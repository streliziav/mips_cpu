==> flow/design.v <==
module Regs   
    (  
      input  CLOCK  
    , input  stall  
    , input  WriteEnbale
    , input [31:0] it   
    , input [4:0] WB          
    , input [31:0] WriteData   
    , input [31:0] counter
    , input RFflush
    , output reg [31:0] RsD   
    , output reg [31:0] RtD
    , output reg [4:0] Rsadd
    , output reg [4:0] Rtadd   
    , output reg [4:0] Rdadd
    , output reg [31:0] SignImme        
    , output reg [31:0] uSignImme        
    , output reg [4:0] sh            
    , output reg RegDstD             
    , output reg ALUSrcD             
    , output reg [4:0] ALUControlD  
    , output reg MemWriteD
    , output reg MemtoRegD
    , output reg RegWriteD
    , output reg terminator
    , output reg [31:0] PCRF
    , output reg [31:0] jumpaddE
    );
    reg[31:0] RegFile[0:31];
    integer i;
    initial begin
        for (i = 0; i < 32; i = i + 1) begin
            RegFile[i] = 32'b0;
        end
    end
    wire[31:0] instruct;
    wire[5:0] opcode;
    wire[4:0] Rs;
    wire[4:0] Rt;
    wire[4:0] Rd;
    wire[4:0] shmnt;
    wire[5:0] funcode;
    wire[15:0] imme;
    wire[4:0] WriteAdd;
    wire[25:0] address;
    assign instruct = it;
    assign opcode = instruct[31:26];
    assign Rs = instruct[25:21];
    assign Rt = instruct[20:16];
    assign Rd = instruct[15:11];
    assign shmnt = instruct[10:6];
    assign funcode = instruct[5:0];
    assign imme = instruct[15:0];
    assign WriteAdd = WB[4:0];
    assign address = instruct[25:0];
    always @(posedge CLOCK) begin
        if (stall == 1'b1) begin
            if ((WriteEnbale == 1'b1) && (WriteAdd != 5'b00000)) begin
                RegFile[WriteAdd] <= WriteData;
            end
        end
        else begin
        if ((WriteEnbale == 1'b1) && (WriteAdd != 5'b00000)) begin
            RegFile[WriteAdd] <= WriteData;
        end
        if (RFflush == 1'b1) begin
            ALUControlD <= 5'b10010;
        end
        else if (instruct == 32'hffffffff) begin 
            terminator <= 1'b1;
            MemWriteD <= 1'b0;
            RegWriteD <= 1'b0;
        end
        else begin
        SignImme <= instruct[15] ? {{(16) {1'b1}}, imme} : {{(16) {1'b0}}, imme};
        uSignImme <= {{(16) {1'b0}}, imme};
        PCRF <= counter;
        jumpaddE <= {{(6) {1'b0}}, address};
        if (WriteEnbale && (WB == Rs) && (WriteAdd != 5'b00000)) begin
            RsD <= WriteData;
        end
        else RsD <= RegFile[Rs];
        if (WriteEnbale && (WB == Rt) && (WriteAdd != 5'b00000)) begin
            RtD <= WriteData;
        end
        else RtD <= RegFile[Rt];
        Rsadd <= Rs;
        Rtadd <= Rt;
        Rdadd <= Rd;
        sh <= shmnt;
        if (opcode == 6'b000000) begin      
            RegDstD <= 1'b1;
            ALUSrcD <= 1'b0;
            if (funcode == 6'b100000 || funcode == 6'b100001) begin      
                ALUControlD <= 5'b00000;
            end
            else if (funcode == 6'b100010 || funcode == 6'b100011) begin     
                ALUControlD <= 5'b00001;
            end
            else if (funcode == 6'b100100) begin             
                ALUControlD <= 5'b00010;
            end
            else if (funcode == 6'b100111) begin             
                ALUControlD <= 5'b00011;
            end
            else if (funcode == 6'b100101) begin             
                ALUControlD <= 5'b00100;
            end
            else if (funcode == 6'b100110) begin             
                ALUControlD <= 5'b00101;
            end
            else if (funcode == 6'b000000) begin             
                ALUControlD <= 5'b00110;
            end
            else if (funcode == 6'b000100) begin             
                ALUControlD <= 5'b00111;
            end
            else if (funcode == 6'b000010) begin             
                ALUControlD <= 5'b01000;
            end
            else if (funcode == 6'b000110) begin             
                ALUControlD <= 5'b01001;
            end
            else if (funcode == 6'b000011) begin             
                ALUControlD <= 5'b01010;
            end
            else if (funcode == 6'b000111) begin             
                ALUControlD <= 5'b01011;
            end
            else if (funcode == 6'b101010) begin             
                ALUControlD <= 5'b01100;
            end
            else if (funcode == 6'b001000) begin             
                ALUControlD <= 5'b10000;
            end
            else ALUControlD <= 5'b10010;
        end
        else if (opcode != 6'b000000) begin                         
            RegDstD <= 1'b0;
            ALUSrcD <= 1'b1;               
            if ((opcode == 6'b100011) || (opcode == 6'b101011) || (opcode == 6'b001000) || (opcode == 6'b001001)) begin         
                ALUControlD <= 5'b00000;
            end
            else if (opcode == 6'b001100) begin       
                ALUControlD <= 5'b00010;
            end
            else if (opcode == 6'b001101) begin       
                ALUControlD <= 5'b00100;
            end
            else if (opcode == 6'b001110) begin       
                ALUControlD <= 5'b00101;
            end
            else if (opcode == 6'b000100) begin       
                ALUControlD <= 5'b01101;
            end
            else if (opcode == 6'b000101) begin       
                ALUControlD <= 5'b01110; 
            end
            else if (opcode == 6'b000010) begin       
                ALUControlD <= 5'b01111;
            end
            else if (opcode == 6'b000011) begin       
                ALUControlD <= 5'b10001;
            end
            else ALUControlD <= 5'b10010;
        end
        if (opcode == 6'b101011) MemWriteD <= 1'b1;   
        else MemWriteD <= 1'b0;
        if (opcode == 6'b100011 || opcode == 6'b101011) MemtoRegD <= 1'b1;
        else MemtoRegD <= 1'b0;
        if ((opcode == 6'b101011) || (opcode == 6'b000000 && funcode == 6'b001000) || (opcode == 6'b000010) || (opcode == 6'b000101) || (opcode == 6'b000100) || (opcode == 6'b111111)) RegWriteD <= 1'b0; 
        else RegWriteD <= 1'b1;
        end
        end
    end
endmodule
# [Step by step through the tools: Regs]
# Tool output for the design above, in the order of the flow.
# Line numbers count from 1 in the design file above.
# Operators carry their Yosys type and port widths (W data, S select, Z words).
# Library cell names are shortened.
# Not given: n/a
[design] top="Regs" clk_port="CLOCK" cell_library="sky130hd" pvt_corner="tt_025C_1v80"

# [After elaboration]
# Counts by Yosys on the flattened word-level netlist (proc, flatten, opt, wreduce; memories kept). Print and check cells are left out. Cells with the same type and inputs are merged into one.
# Yosys's memory passes give these memory sizes; they may raise the number of words (mostly to a power of two), join words into wider ones and drop unused or constant bits.
[word_totals] clocked_rd_ports_x_width=64 latchBits=0 ram_bits=1024 n_memories=1 regBits=136 rom_bits=0
[classes] n_logic=4 n_mux=38 n_div=0 shifts=0 cmp=0 add_sub_neg=0 n_eq=29 multipliers=0 n_reduce_logical=22
[memory_table] memory="RegFile" size=32 width=32 read_ports=2 wr=1 line_no=29 rtl="reg[31:0] RegFile[0:31];"
[ops] operator="$mux W32" n=5
[ops] operator="$mux W5" n=23
[ops] operator="$eq A6 B6 Y1 const B" n=12
[ops] operator="$eq A6 B4 Y1 const B" n=6
[ops] operator="$eq A32 B32 Y1 const B" n=1
[ops] operator="$eq A6 B3 Y1 const B" n=5
[ops] operator="$eq A6 B2 Y1 const B" n=4
[ops] operator="$logic_not A6 Y1" n=2
[ops] operator="$logic_or A1 B1 Y1" n=10
[ops] operator="$mux W1" n=8
[ops] operator="$reduce_and A3 Y1" n=2
[ops] operator="$reduce_bool A6 Y1" n=1
[ops] operator="$reduce_bool A5 Y1" n=1
[ops] operator="$reduce_and A4 Y1" n=1
[ops] operator="$mux W2" n=2
[ops] operator="$not A1 Y1" n=3
[ops] operator="$reduce_bool A3 Y1" n=1
[ops] operator="$logic_and A1 B1 Y1" n=2
[ops] operator="$ne A2 B2 Y1 const B" n=1
[ops] operator="$reduce_and A2 Y1" n=1
[ops] operator="$reduce_bool A2 Y1" n=1
[ops] operator="$or A1 B1 Y1" n=1

# [Depth]
# Longest topological path by Yosys (ltp), each cell counted once; first at word level (registers and memories cut), then after technology mapping (sequential cells cut; the memories' decode and read muxes count).
[logic_depth] ltp_word=17 ABC_AREA=1 mapped_depth=13 depth_no_buf=11

# [After synthesis]
# Yosys stat after the flow's synthesis: flattened, memories mapped to cells. It holds for the ABC_AREA given above (unset counts as 0); a run with the other value may have another netlist.
[mapped] buf_cells=528 mapped_cells=6294 mapped_area_um2=57387.5 ffs=1156
[types] cell_type="edfxtp_1" n=1156
[types] cell_type="nand2_1" n=1768
[types] cell_type="nand3_1" n=1004
[types] cell_type="nor2_1" n=784
[types] cell_type="o21ai_0" n=369
[types] cell_type="o211ai_1" n=140
[types] cell_type="inv_1" n=273
[types] cell_type="buf_2" n=200
[types] cell_type="buf_4" n=110
[types] cell_type="a21oi_1" n=150
[types] cell_type="clkbuf_1" n=149
[types] cell_type="nand4_1" n=72
[types] cell_type="buf_1" n=65
[types] cell_type="or2_2" n=16
[types] cell_type="nor3_1" n=11
[types] cell_type="buf_6" n=3
[types] cell_type="inv_2" n=7
[types] cell_type="xor2_1" n=3
# Not listed: further types 8, cells in them 14.

# [Worst setup path after synthesis]
# Source: OpenSTA report_checks on the synthesized netlist (no wires, ideal clock, input and output delay 20% of the period each), path of least setup slack; recovery checks are left aside. Register names are those of the netlist, which keeps one name where synthesis merged equal registers.
[synth_path] kind="input -> register" start="in it[22]" end="reg MemtoRegD" delay_ps=6586 period_ps=7030 slack_ps=-962 t_first_pin_ps=1406 input_delay_ps=1406 t_arrival_ps=7385 t_required_ps=6423 path_stages=9 period_less_setup_slack_ps=7992
# "delay_ps" = arrival - input delay + setup time.
# "path_stages": output pins that drive a net of the path, with the launching flip-flop's if there is one; two outputs of one cell count as two.
# "period_less_setup_slack_ps" is the clock period less the worst setup slack; recovery checks do not enter. This is arithmetic on one report: input and output delays are still those of the set period (20% each).
# Between the ends stands the longest chain of elaborated cells between them, by number of cells; it is not shown to be the way that was timed. Of several equally long chains one is given.
# Each line given opens the expression or statement behind the cell; cells for indexed reads and writes are added by Yosys, which also makes memories of some case tables.
[synth_between] cell_sequence="inv_2 -> buf_2 -> buf_1 -> nor3_1 -> nand2_1 -> nor3_1 -> nand3_1 -> nand2_1 -> nor2_1" elab_chain_len=3
[synth_rtl] element="from (decl)" line_no=6 rtl=", input [31:0] it"
[synth_rtl] element="$eq A32 B32 Y1" line_no=69 rtl="else if (instruct == 32'hffffffff) begin"
[synth_rtl] element="$not A1 Y1"
[synth_rtl] element="$reduce_and A3 Y1"
[synth_rtl] element="to (assign)" line_no=169 rtl="if (opcode == 6'b100011 || opcode == 6'b101011) MemtoRegD <= 1'b1;"
[synth_rtl] element="to (assign)" line_no=170 rtl="else MemtoRegD <= 1'b0;"
[synth_rtl] element="to (decl)" line_no=23 rtl=", output reg MemtoRegD"

# [Worst path after layout]
# Path of least setup slack in the final report of flow run A (OpenROAD, finished layout, wires in). Where an end is a register, its clock arrival counts in the times.
# The path's times are printed in steps of 10 ps; the period is the one set.
[layout_path] kind="input -> register" start="in it[19]" end="reg RtD[15]" t_arrival_ps=4370 path_stages=9 period_ps=4280 slack_ps=430 input_delay_ps=860 t_first_pin_ps=860 t_required_ps=4800
# Between the ends stands the longest chain of elaborated cells between them, by number of cells; it is not shown to be the way that was timed. Of several equally long chains one is given.
[layout_between] cell_sequence="clkdlybuf4s50_1 -> inv_1 -> clkbuf_2 -> clkbuf_1 -> nand3_1 -> nand3_1 -> nand2_1 -> nand2_1 -> nand2_1" elab_chain_len=3
[layout_rtl] element="from (decl)" line_no=6 rtl=", input [31:0] it"
[layout_rtl] element="$eq A32 B32 Y1" line_no=69 rtl="else if (instruct == 32'hffffffff) begin"
[layout_rtl] element="$not A1 Y1"
[layout_rtl] element="$reduce_and A3 Y1"
[layout_rtl] element="to (decl)" line_no=12 rtl=", output reg [31:0] RtD"

Subject: flow runs of Regs

Hi,

Regs through Yosys and OpenROAD on sky130hd: 2 stored runs, unordered, with their settings and measured results. The constraints put input and output delay at 20% of the set period each and load the outputs with 0.01 pF.
"totalPower_mw" is the tool's figure for a default switching activity; nothing was simulated.

[flow] flow run A: files
==> flow/run.sh <==
#!/bin/bash
# the make line also repeats the synthesis and layout settings of config.mk as NAME=value (left out here)
make -C /OpenROAD-flow-scripts/flow DESIGN_CONFIG=/design/flow/config.mk WORK_HOME=/design/flow/orfs CLKGATE_MAP_FILE= finish
==> flow/config.mk <==
export PLATFORM = sky130hd
export DESIGN_NAME = Regs
export DESIGN_NICKNAME = Regs
export VERILOG_FILES = /design/flow/design.v
export SDC_FILE = /design/flow/constraint.sdc
export NUM_CORES = 4
export LEC_CHECK = 0
export ABC_AREA = 1
export CAP_MARGIN = 20
export CELL_PAD_IN_SITES_GLOBAL_PLACEMENT = 0
export CORE_MARGIN = 2
export CORE_UTILIZATION = 22
export CTS_CLUSTER_DIAMETER = 233
export GPL_TIMING_DRIVEN = 0
export MIN_ROUTING_LAYER = met1
export PLACE_DENSITY_LB_ADDON = 0.02
export SETUP_SLACK_MARGIN = 0.69
export SLEW_MARGIN = 30
export TNS_END_PERCENT = 15
==> flow/constraint.sdc <==
create_clock -name core_clock -period 4.28 [get_ports {CLOCK}]
set_input_delay 0.8560 -clock core_clock [delete_from_list [all_inputs] [get_ports {CLOCK}]]
set_output_delay 0.8560 -clock core_clock [all_outputs]
set_load 0.01 [all_outputs]

[flow] flow run A: metrics
[metrics] setup_worst_slack_ps = 431
[metrics] hold_ws_ps = 417
[metrics] totalPower_mw = 29.631
[metrics] timing.setup.tns_ps = 0
[metrics] post_route_stdcell_area_um2 = 73030.0
[metrics] die_area_um2 = 264952.0
[metrics] ys_area_um2 = 57387.5

[flow] flow run B: files
==> flow/run.sh <==
#!/bin/bash
# the make line also repeats the synthesis and layout settings of config.mk as NAME=value (left out here)
make -C /OpenROAD-flow-scripts/flow DESIGN_CONFIG=/design/flow/config.mk WORK_HOME=/design/flow/orfs CLKGATE_MAP_FILE= finish
==> flow/config.mk <==
export PLATFORM = sky130hd
export DESIGN_NAME = Regs
export DESIGN_NICKNAME = Regs
export VERILOG_FILES = /design/flow/design.v
export SDC_FILE = /design/flow/constraint.sdc
export NUM_CORES = 4
export LEC_CHECK = 0
export CAP_MARGIN = 5
export CORE_MARGIN = 2
export CORE_UTILIZATION = 26
export MIN_ROUTING_LAYER = met2
export PLACE_DENSITY = 0.4
export SLEW_MARGIN = 40
==> flow/constraint.sdc <==
create_clock -name core_clock -period 4.04 [get_ports {CLOCK}]
set_input_delay 0.8080 -clock core_clock [delete_from_list [all_inputs] [get_ports {CLOCK}]]
set_output_delay 0.8080 -clock core_clock [all_outputs]
set_load 0.01 [all_outputs]

[flow] flow run B: metrics
[metrics] setup_worst_slack_ps = 1014
[metrics] hold_ws_ps = 469
[metrics] totalPower_mw = 28.711
[metrics] timing.setup.tns_ps = 0
[metrics] post_route_stdcell_area_um2 = 64341.7
[metrics] die_area_um2 = 205789.0
[metrics] ys_area_um2 = 52565.4

Regards
